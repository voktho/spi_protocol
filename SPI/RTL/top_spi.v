==> flow/design.v <==
module comparator(input [3:0]val,
                  input [3:0]comp_with,
                  output comp);
  assign comp = (val == comp_with);
endmodule
module counter(input clk,
              input rstn,
              input clear,
              input incr,
              output reg [3:0] count);
  always @(posedge clk,negedge rstn)
    begin
      if(!rstn)
        count<='b0;
      else if(clear)
        count<='b0;
      else
        count<= incr? count+1'b1 :count;
    end
endmodule
module posedge_detector(input clk,
input rstn,
input sclk,
output sclk_posedge);
reg Q;
always @(posedge clk)
begin
if(!rstn)
Q<=0;
else
Q<=sclk;
end
assign sclk_posedge = sclk & (~ Q);
endmodule
module shift_reg_n #(parameter data_width=8) (input clk,
                                     input rstn,
                  		     input data_in,
                                     input shift_en,
                                     output miso);
  reg [data_width-1:0] data_out;
  always @(posedge clk,negedge rstn)
    begin
      if(!rstn)
        data_out <= 'b0;
      else
        data_out <= shift_en ? {data_in,data_out[data_width-1:1]}:data_out;
      end
      assign miso=data_out[0];
endmodule
module spi_fsm(input clk,
input rstn,
input ss,
input bit_count_eql_8,
input sclk_posedge,
output reg bit_clear,
output reg shift_en,
output reg bit_incr,
output reg transaction
);
reg [1:0] pstate,nstate;
parameter [1:0] IDLE=2'b00,Transfer=2'b01,Finish=2'b10,WAIT_SS_HIGH=2'b11;
always @(posedge clk,negedge rstn)
begin
    if(!rstn)
    pstate <= IDLE;
    else
    pstate <= nstate;
end
always @(*)
    begin
    casez(pstate)
    IDLE: nstate = ss?IDLE:Transfer;
      Transfer: nstate = (bit_count_eql_8 & sclk_posedge)?Finish:Transfer;
    Finish: nstate = ss?IDLE:WAIT_SS_HIGH;
    WAIT_SS_HIGH: nstate = ss?IDLE:WAIT_SS_HIGH;
    default: nstate = 2'bxx;
    endcase
    end
always @(*)
begin
    casez(pstate)
    IDLE: begin
          bit_clear = 1;
          shift_en = 0;
          bit_incr = 0;
          transaction = 0;
          end
    Transfer: begin
          bit_clear = 0;
          shift_en = sclk_posedge;
          bit_incr = 1;
          transaction = 0;
    end
    Finish: begin
          bit_clear = 1;
          shift_en = 0;
          bit_incr = 0;
          transaction = 1;
    end
    WAIT_SS_HIGH: begin
          bit_clear = 1;
          shift_en = 0;
          bit_incr = 0;
          transaction = 0;
    end
    endcase
end
endmodule
module top_spi(input clk,
               input rstn,
               input ss,
               input sclk,
               input  mosi,
               output miso);
wire transaction;
wire [3:0] comp_with ;
assign comp_with =4'b1000; 
wire bit_incr;
wire shift_en;
wire bit_clear;    
wire [7:0] data_out;
wire sclk_posedge;
wire [3:0] count;
shift_reg_n u_shift(.clk(clk),
                  .rstn(rstn),
                  .data_in(mosi),
                  .shift_en(shift_en),
                  .miso(miso));
counter u_count(.clk(clk),
              .rstn(rstn),
              .clear(bit_clear),
              .incr(bit_incr),
              .count(count));
comparator u_comparator(.val(count),
                .comp_with(comp_with),
                .comp(bit_count_eql_8)
                );
posedge_detector u_pos_edge(.clk(clk),
                      .rstn(rstn),
                      .sclk(sclk),
                      .sclk_posedge(sclk_posedge));
spi_fsm u_spi(.clk(clk),
             .rstn(rstn),
             .ss(ss),
             .bit_count_eql_8(bit_count_eql_8),
             .sclk_posedge(sclk_posedge),
             .bit_clear(bit_clear),
             .shift_en(shift_en),
             .bit_incr(bit_incr),
             .transaction(transcation));
endmodule
Tool chain data of top_spi
What the tools print for top_spi, step after step.
Lines are those of the file above, counted from 1.
Library cell names are shortened.
Not given: -

design
  top module = top_spi
  clock port = clk
  library = sky130hd
  corner = tt_025C_1v80

After elaboration
Counts by Yosys on the flattened word-level netlist (proc, flatten, opt, wreduce; memories kept). Register bits leave out memories and registers merged into their read ports (data or address). Print and check cells are left out. Cells with the same type and inputs are merged into one.

storage and ports
  flip-flop bits (word level) = 15
  output and inout port bits = 1
  cells after elaboration = 25

operators by class
  $add $sub $neg = 1
  equal/unequal tests = 4
  mux-type cells = 9
  bitwise operators = 3
  reductions and logical operators = 4

operator list
  operator                                        number
  two-way mux 4 bit                               2
  case mux 2 bit (select 3 bit)                   1
  case mux 1 bit (select 2 bit)                   3
  == test 2 bit (second input constant)           2
  adder 4 x 1 -> 4 bit (second input constant)    1
  == test 4 bit (second input constant)           1
  two-way mux 2 bit                               2
  OR reduction 3 bit                              1
  AND 1 bit                                       2
  == test 2 x 1 -> 1 bit (second input constant)  1
  zero test 2 bit                                 1
  nonzero test 2 bit                              1
  OR reduction 2 bit                              1
  NOT 1 bit                                       1
  two-way mux 1 bit                               1

Longest topological paths
Longest topological path by Yosys (ltp), each cell counted once; first at word level (registers and memories cut), then after technology mapping (sequential cells cut; the memories' decode and read muxes count).

logic depth
  depth after elaboration = 5
  ABC_AREA = 0
  depth in mapped cells = 5
  gate-level depth less buffers = 5

After synthesis
Yosys stat after the flow's synthesis: flattened, memories mapped to cells. It holds for the ABC_AREA given above (unset counts as 0); a run with the other value may have another netlist.
The area totals of this step are shown rounded.

synthesis totals
  cells in the netlist = 48
  mapped area = 663.1 µm²
  flip-flop cells = 17

cell types
  cell      number  total area (µm²)
  dfrtp_1   15      375.36
  mux2_2    8       90.086
  dfstp_2   1       26.275
  ha_1      2       25.024
  dfxtp_1   1       20.019
  nor2_1    5       18.768
  inv_1     3       11.261
  nand3b_2  1       11.261
  nor3_2    1       10.01
  o21ai_0   2       10.01
  and2b_2   1       8.758
  nand4b_1  1       8.758
  xnor2_1   1       8.758
  xor2_1    1       8.758
  and2_2    1       7.507
  nor3b_1   1       7.507
  and2_1    1       6.256
  nand3_1   1       5.005
  nand2_1   1       3.754

The figures by module come from a second, unflattened synthesis with its own total; it is not the netlist above.

unflattened totals
  cell total of the unflattened synthesis = 58
  area (unflattened synthesis) = 785.8 µm²

Rows give one instance, submodules left out.

by module
  module            times used  cells  area (µm²)  seq. area (µm²)
  shift_reg_n       1           17     331.6       200.2
  counter           1           16     192.7       100.1
  spi_fsm           1           15     166.4       101.3
  comparator        1           5      47.5        0.0
  posedge_detector  1           3      40.0        20.0
  top_spi           1           2      7.5         0.0

Path before layout
Path of least setup slack by OpenSTA after synthesis, without wires, with an ideal clock, recovery checks aside; 20% of the period is set as input and as output delay. Where synthesis merged equal registers, the netlist keeps one of their names.

timing path post-synthesis
  path kind = flip-flop to flip-flop
  start = reg u_spi.pstate
  end = reg u_shift.data_out[0]
  period = 2.02 ns
  setup time = 0.125 ns
  time at the first pin = 0.000 ns
  arrival time = 1.072 ns
  data required time = 1.895 ns
  setup slack = 0.824 ns
  path delay = 1.197 ns
  driving pins on the path = 4
  buffers on the path = 0
  synthesis period reached = 1.196 ns

"path delay" = arrival - input delay + setup time.
"driving pins on the path": output pins that drive a net of the path, with the launching flip-flop's if there is one; two outputs of one cell count as two.
"synthesis period reached" is the clock period less the worst setup slack; recovery checks do not enter. This is arithmetic on one report: input and output delays are still those of the set period (20% each).
An end named without its bit number is one bit of that signal or, where synthesis recoded a state register, one of its new flip-flops.
Between the ends stands the longest chain of elaborated cells between them, by number of cells; it is not shown to be the way that was timed. Of several equally long chains one is given.
Each line given opens the expression or statement behind the cell; cells for indexed reads and writes are added by Yosys, which also makes memories of some case tables.

between the ends, post-synthesis
  cell sequence = dfrtp_1 nor3_2 nand3b_2 mux2_2
  length of the longest elaborated chain = 3

ends and longest elaborated chain, post-synthesis
  element                        RTL line  text
  start, declared                60        reg [1:0] pstate,nstate;
  start, assigned                65        pstate <= IDLE;
  start, assigned                67        pstate <= nstate;
  zero test 2 bit                81        casez(pstate)
  OR reduction 3 bit             -
  case mux 1 bit (select 2 bit)  81
  end, assigned                  44        data_out <= 'b0;
  end, assigned                  46        data_out <= shift_en ? {data_in,data_out[data_width-1:1]}:data_out;
  end, declared                  40        reg [data_width-1:0] data_out;

Timing after layout
Path of least setup slack in the final report of run 1 (OpenROAD, finished layout, wires in). Where an end is a register, its clock arrival counts in the times.

timing path after layout
  path kind = flip-flop to output port
  start = reg u_shift.data_out[0]
  end = out miso
  period = 2.63 ns
  external output delay = 0.53 ns
  time at the first pin = 0.28 ns
  arrival time = 1.17 ns
  data required time = 2.10 ns
  setup slack = 0.93 ns
  driving pins on the path = 2
  buffers on the path = 1

between the ends, after layout
  cell sequence = dfrtp_1 clkdlybuf4s50_1
  length of the longest elaborated chain = 0

ends and longest elaborated chain, after layout
  element          RTL line  text
  start, declared  40        reg [data_width-1:0] data_out;
  start, assigned  44        data_out <= 'b0;
  start, assigned  46        data_out <= shift_en ? {data_in,data_out[data_width-1:1]}:data_out;
  end, declared    114       output miso);

Module top_spi, platform sky130hd: 2 stored runs of the flow (Yosys, OpenROAD) with differing settings, in no particular order. Input and output delays are each 20% of the period that was set; the output load is 0.01 pF.
By "worst path time" is meant the share of the clock period that the worst setup path is allowed (20% is reserved at inputs, 20% at outputs), minus its slack. Clock arrival times at its registers enter into it.
The results are shown rounded.
Among the settings, n/a means not set for that run.

item                                          run 1                     run 2
period_ns                                     2.63                      1.49
CORE_UTILIZATION                              64                        65
CORE_MARGIN                                   9                         2
CELL_PAD_IN_SITES_DETAIL_PLACEMENT            0                         n/a
GPL_ROUTABILITY_DRIVEN                        1                         n/a
CTS_CLUSTER_SIZE                              48                        n/a
SLEW_MARGIN                                   0                         20
CAP_MARGIN                                    20                        20
Yosys chip area after synthesis (µm²)         663.1                     663.1
setup slack of the critical path (ns)         0.931                     0.085
area of the die (µm²)                         2519                      1292
worst path time (ns)                          1.17                      1.41
class of the worst setup path                 flip-flop to output port  flip-flop to flip-flop
utilization of the finished layout (%)        79.6                      81.6
standard-cell area of the final layout (µm²)  755.7                     763.2
